==> flow/design.v <==
`timescale 1ns / 1ps
module mod (
    input logic clk,
    input logic reset,
    input logic [15:0] samp,
    output logic pull,
    output logic pdata
);
    localparam logic signed [39:0] THRESHOLD = 28'h14CCCCC;
    typedef enum logic {
        RESET = 1'b0,
        SET = 1'b1
    } set_rest;
    set_rest state, next_state;
    logic [7:0] oversample_counter, next_oversample_oversample_counter;
    logic signed [39:0] sample_reg, next_sample_reg;
    logic dout, next_dout;
    logic signed [39:0] integrator_1, next_integrator_1;
    logic signed [39:0] integrator_2, next_integrator_2;
    logic signed [39:0] delta_1, delta_2;
    initial begin
        delta_1 = 0;
        delta_2 = 0;
    end
    always_ff @(posedge clk or posedge reset) begin
        if (reset) begin
            state <= RESET;
            oversample_counter <= 0;
            sample_reg <= 0;
            integrator_1 <= 0;
            integrator_2 <= 0;
            dout <= 0;
        end else begin
            state <= next_state;
            oversample_counter <= next_oversample_oversample_counter;
            sample_reg <= next_sample_reg;
            integrator_1 <= next_integrator_1;
            integrator_2 <= next_integrator_2;
            dout <= next_dout;
        end
    end
    always @(*) begin
        next_state = state;
        if (state == RESET) begin
            next_state = SET;
        end 
    end
    always @(*) begin
        next_oversample_oversample_counter = oversample_counter;
        next_sample_reg = sample_reg;
        if (state == RESET) begin
            next_sample_reg = {16'b0, samp, 8'b0};
        end else if (state == SET) begin
            if (oversample_counter == 8'b11111111) begin
                next_oversample_oversample_counter = '0;
                next_sample_reg = {16'b0, samp, 8'b0};
            end else begin
                next_oversample_oversample_counter = oversample_counter + 1;
            end
        end
    end
    always @(*) begin
        next_integrator_1 = integrator_1;
        next_integrator_2 = integrator_2;
        next_dout = dout;
        if (state == SET) begin
            if (integrator_2 >= THRESHOLD) begin
                delta_2 = -THRESHOLD;
                delta_1 = -(2**24);
                next_dout = 1;
            end else begin
                delta_2 = 0;
                delta_1 = 0;
                next_dout = 0;
        end
        next_integrator_2 = integrator_2 + integrator_1 + delta_2;
        next_integrator_1 = integrator_1 + sample_reg + delta_1;
        end
    end
    assign pull = (state == RESET) || (oversample_counter == 8'hFF);
    assign pdata = dout;
endmodule
; From RTL to reports: mod
; What the tools print for mod, step after step.
; Line numbers count from 1 in the design file above.
; Operators carry their Yosys type and port widths (W data, S select, Z words).
; The mark - stands for no value.
[setup]
top_module = mod
clock_port = clk
lib = sky130hd
lib_corner = tt_025C_1v80

; Elaborated design
; Source: Yosys, flattened and elaborated, memories not mapped. Widths are those after wreduce. Registers that Yosys merges into a memory's read port (data or address) are not register bits. Print and check cells do not count. Equal cells are merged and count once.
[bits]
inputBits = 18
elab_cells = 22
regBits = 130
[classes]
add_sub_neg = 5
equal = 2
cmp = 1
n_reduce_logical = 1
muxes = 6
bitwise = 1
[ops]
columns = op, n
row1 = $add A40 B40 Y40, 4
row2 = $mux W40, 4
row3 = $ge A40 B26 Y1 const B, 1
row4 = $add A8 B1 Y8 const B, 1
row5 = $eq A8 B8 Y1 const B, 1
row6 = $mux W8, 1
row7 = $ne A2 B1 Y1 const B, 1
row8 = $logic_or A1 B1 Y1, 1
row9 = $not A1 Y1, 1
row10 = $mux W1, 1

; Logic depth
; Longest topological path by Yosys (ltp), each cell counted once; first at word level (registers and memories cut), then after technology mapping (sequential cells cut; the memories' decode and read muxes count).
[logic_depth]
ltp_word = 3
ABC_AREA = 0
depth_mapped = 18
ltp_nobuf = 17

; Synthesis result
; Source: synth_stat.txt of the flow (Yosys; design flattened, memories mapped). It holds for the ABC_AREA given above (unset counts as 0); a run with the other value may have another netlist.
; The area totals of this step are shown rounded.
[by_type]
columns = type, n
row1 = sky130_fd_sc_hd__dfrtp_1, 96
row2 = sky130_fd_sc_hd__ha_1, 78
row3 = sky130_fd_sc_hd__fa_1, 24
row4 = sky130_fd_sc_hd__mux2_2, 34
row5 = sky130_fd_sc_hd__inv_1, 93
row6 = sky130_fd_sc_hd__xnor2_1, 38
row7 = sky130_fd_sc_hd__a21oi_1, 55
row8 = sky130_fd_sc_hd__nand2_1, 63
row9 = sky130_fd_sc_hd__a21o_1, 24
row10 = sky130_fd_sc_hd__o21ai_0, 35
row11 = sky130_fd_sc_hd__nor2_1, 46
row12 = sky130_fd_sc_hd__mux2i_1, 16
row13 = sky130_fd_sc_hd__xor2_1, 17
row14 = sky130_fd_sc_hd__o21a_1, 11
row15 = sky130_fd_sc_hd__a31oi_1, 12
row16 = sky130_fd_sc_hd__nand3_1, 15
row17 = sky130_fd_sc_hd__nor3_1, 14
row18 = sky130_fd_sc_hd__a211oi_1, 9
; Not listed: further types 63, cells in them 187.
[synth_totals]
ffs = 96
mapped_area_um2 = 8030
mapped_cells = 867
sequential_area_um2 = 2402

; Path before layout
; Path of least setup slack by OpenSTA after synthesis, without wires, with an ideal clock, recovery checks aside; 20% of the period is set as input and as output delay. Where synthesis merged equal registers, the netlist keeps one of their names.
[synth_timing]
kind = register to register
startpoint = register integrator_2[2]
endpoint = register integrator_2[39]
setup_ns = 0.137
slack_ns = 0.038
stages = 18
required_ns = 4.533
path_delay_ns = 4.633
t_first_pin_ns = 0.000
arrival_ns = 4.496
period_ns = 4.67
synth_period_reached_ns = 4.632
; "path_delay_ns" = arrival - input delay + setup time.
; "stages" counts driving pins, that of a launching flip-flop among them; a cell with two outputs on the path counts twice.
; "synth_period_reached_ns" = period - worst setup slack (recovery checks aside). The figure is calculated, with input and output delays left at 20% of the set period.
; Between the ends stands the longest chain of elaborated cells between them, by number of cells; it is not shown to be the way that was timed. Of several equally long chains one is given.
; Each line given opens the expression or statement behind the cell; cells for indexed reads and writes are added by Yosys, which also makes memories of some case tables.
[synth_between]
cell_sequence = sky130_fd_sc_hd__dfrtp_1 sky130_fd_sc_hd__a211o_1 sky130_fd_sc_hd__a311o_1 sky130_fd_sc_hd__a311oi_1 sky130_fd_sc_hd__o211ai_1 sky130_fd_sc_hd__nor2b_4 sky130_fd_sc_hd__inv_1 sky130_fd_sc_hd__fa_1 sky130_fd_sc_hd__inv_1 sky130_fd_sc_hd__ha_1 sky130_fd_sc_hd__and4_4 sky130_fd_sc_hd__nand2_2 sky130_fd_sc_hd__or4b_1 sky130_fd_sc_hd__and4_1 sky130_fd_sc_hd__o21ai_2 sky130_fd_sc_hd__a31o_2 sky130_fd_sc_hd__a311o_1 sky130_fd_sc_hd__o211ai_2
elab_chain_len = 3
cone_cells = 4
cone_lines = 2
[synth_rtl]
columns = element, line_no
row1 = "start, declared", 19  ; logic signed [39:0] integrator_2, next_integrator_2;
row2 = "start, assigned", 31  ; integrator_2 <= 0;
row3 = "start, assigned", 38  ; integrator_2 <= next_integrator_2;
row4 = $ge A40 B26 Y1, 67  ; if (integrator_2 >= THRESHOLD) begin
row5 = $mux W40, 67
row6 = $add A40 B40 Y40, 76  ; next_integrator_2 = integrator_2 + integrator_1 + delta_2;
row7 = "end, assigned", 31
row8 = "end, assigned", 38
row9 = "end, declared", 19

; Path in the finished layout
; Path of least setup slack in the final report of flow run A (OpenROAD, finished layout, wires in). Where an end is a register, its clock arrival counts in the times.
[layout_timing]
kind = register to register
startpoint = register integrator_2[3]
endpoint = register integrator_2[39]
setup_ns = 0.12
arrival_ns = 4.97
slack_ns = 0.25
t_first_pin_ns = 0.36
stages = 17
required_ns = 5.21
period_ns = 4.98
; Between the ends stands the longest chain of elaborated cells between them, by number of cells; it is not shown to be the way that was timed. Of several equally long chains one is given.
[layout_between]
cell_sequence = sky130_fd_sc_hd__dfrtp_1 sky130_fd_sc_hd__a211o_1 sky130_fd_sc_hd__a311o_1 sky130_fd_sc_hd__a311oi_1 sky130_fd_sc_hd__o211ai_1 sky130_fd_sc_hd__nor2b_4 sky130_fd_sc_hd__buf_4 sky130_fd_sc_hd__fa_1 sky130_fd_sc_hd__ha_1 sky130_fd_sc_hd__and4_4 sky130_fd_sc_hd__nand2_2 sky130_fd_sc_hd__or4b_1 sky130_fd_sc_hd__and4_1 sky130_fd_sc_hd__o21ai_2 sky130_fd_sc_hd__a31o_2 sky130_fd_sc_hd__a311o_1 sky130_fd_sc_hd__o211ai_2
elab_chain_len = 3
cone_cells = 4
cone_lines = 2
[layout_rtl]
columns = element, line_no
row1 = "start, declared", 19  ; logic signed [39:0] integrator_2, next_integrator_2;
row2 = "start, assigned", 31  ; integrator_2 <= 0;
row3 = "start, assigned", 38  ; integrator_2 <= next_integrator_2;
row4 = $ge A40 B26 Y1, 67  ; if (integrator_2 >= THRESHOLD) begin
row5 = $mux W40, 67
row6 = $add A40 B40 Y40, 76  ; next_integrator_2 = integrator_2 + integrator_1 + delta_2;
row7 = "end, assigned", 31
row8 = "end, assigned", 38
row9 = "end, declared", 19

Subject: mod on sky130hd, stored results

Hello all,

mod through Yosys and OpenROAD on sky130hd: 2 stored runs, unordered, with their settings and measured results. The constraints put input and output delay at 20% of the set period each and load the outputs with 0.01 pF.
"achievedPeriod_ns": clock period set for the run, less the worst setup slack. It is reckoned from that one timing run; input and output delays stay at 20% of the period that was set.
By "critical_path_time_ns" is meant the share of the clock period that the worst setup path is allowed (20% is reserved at inputs, 20% at outputs), minus its slack. Clock arrival times at its registers enter into it.
The results are shown rounded.

# flow run A
==> flow/run.sh <==
#!/bin/bash
# the make line also repeats the synthesis and layout settings of config.mk as NAME=value (left out here)
make -C /OpenROAD-flow-scripts/flow DESIGN_CONFIG=/design/flow/config.mk WORK_HOME=/design/flow/orfs CLKGATE_MAP_FILE= finish
==> flow/config.mk <==
export PLATFORM = sky130hd
export DESIGN_NAME = mod
export DESIGN_NICKNAME = mod
export VERILOG_FILES = /design/flow/design.v
export SDC_FILE = /design/flow/constraint.sdc
export NUM_CORES = 4
export LEC_CHECK = 0
export CAP_MARGIN = 20
export CORE_MARGIN = 2
export CORE_UTILIZATION = 33
export SLEW_MARGIN = 20
==> flow/constraint.sdc <==
create_clock -name core_clock -period 4.98 [get_ports {clk}]
set_input_delay 0.9960 -clock core_clock [delete_from_list [all_inputs] [get_ports {clk}]]
set_output_delay 0.9960 -clock core_clock [all_outputs]
set_load 0.01 [all_outputs]

==> flow run A: results <==
synth_area_um2=8030
total_die_area_um2=25600
post_route_stdcell_area_um2=8951
util_pct=37.1
setup_ws_ns=0.248
tns_setup_ns=0.000
ws_hold_ns=0.504
achievedPeriod_ns=4.732
critical_path_time_ns=4.73
worst_setup_path_type="register to register"

# flow run B
==> flow/run.sh <==
#!/bin/bash
# the make line also repeats the synthesis and layout settings of config.mk as NAME=value (left out here)
make -C /OpenROAD-flow-scripts/flow DESIGN_CONFIG=/design/flow/config.mk WORK_HOME=/design/flow/orfs CLKGATE_MAP_FILE= finish
==> flow/config.mk <==
export PLATFORM = sky130hd
export DESIGN_NAME = mod
export DESIGN_NICKNAME = mod
export VERILOG_FILES = /design/flow/design.v
export SDC_FILE = /design/flow/constraint.sdc
export NUM_CORES = 4
export LEC_CHECK = 0
export CAP_MARGIN = 25
export CELL_PAD_IN_SITES_DETAIL_PLACEMENT = 1
export CELL_PAD_IN_SITES_GLOBAL_PLACEMENT = 2
export CORE_ASPECT_RATIO = 1.88
export CORE_MARGIN = 6
export CORE_UTILIZATION = 65
export PLACE_DENSITY_LB_ADDON = 0.01
export SLEW_MARGIN = 20
export TNS_END_PERCENT = 70
==> flow/constraint.sdc <==
create_clock -name core_clock -period 4.57 [get_ports {clk}]
set_input_delay 0.9140 -clock core_clock [delete_from_list [all_inputs] [get_ports {clk}]]
set_output_delay 0.9140 -clock core_clock [all_outputs]
set_load 0.01 [all_outputs]

==> flow run B: results <==
outcome="no results, placement failed with FLW-0024"

Thanks
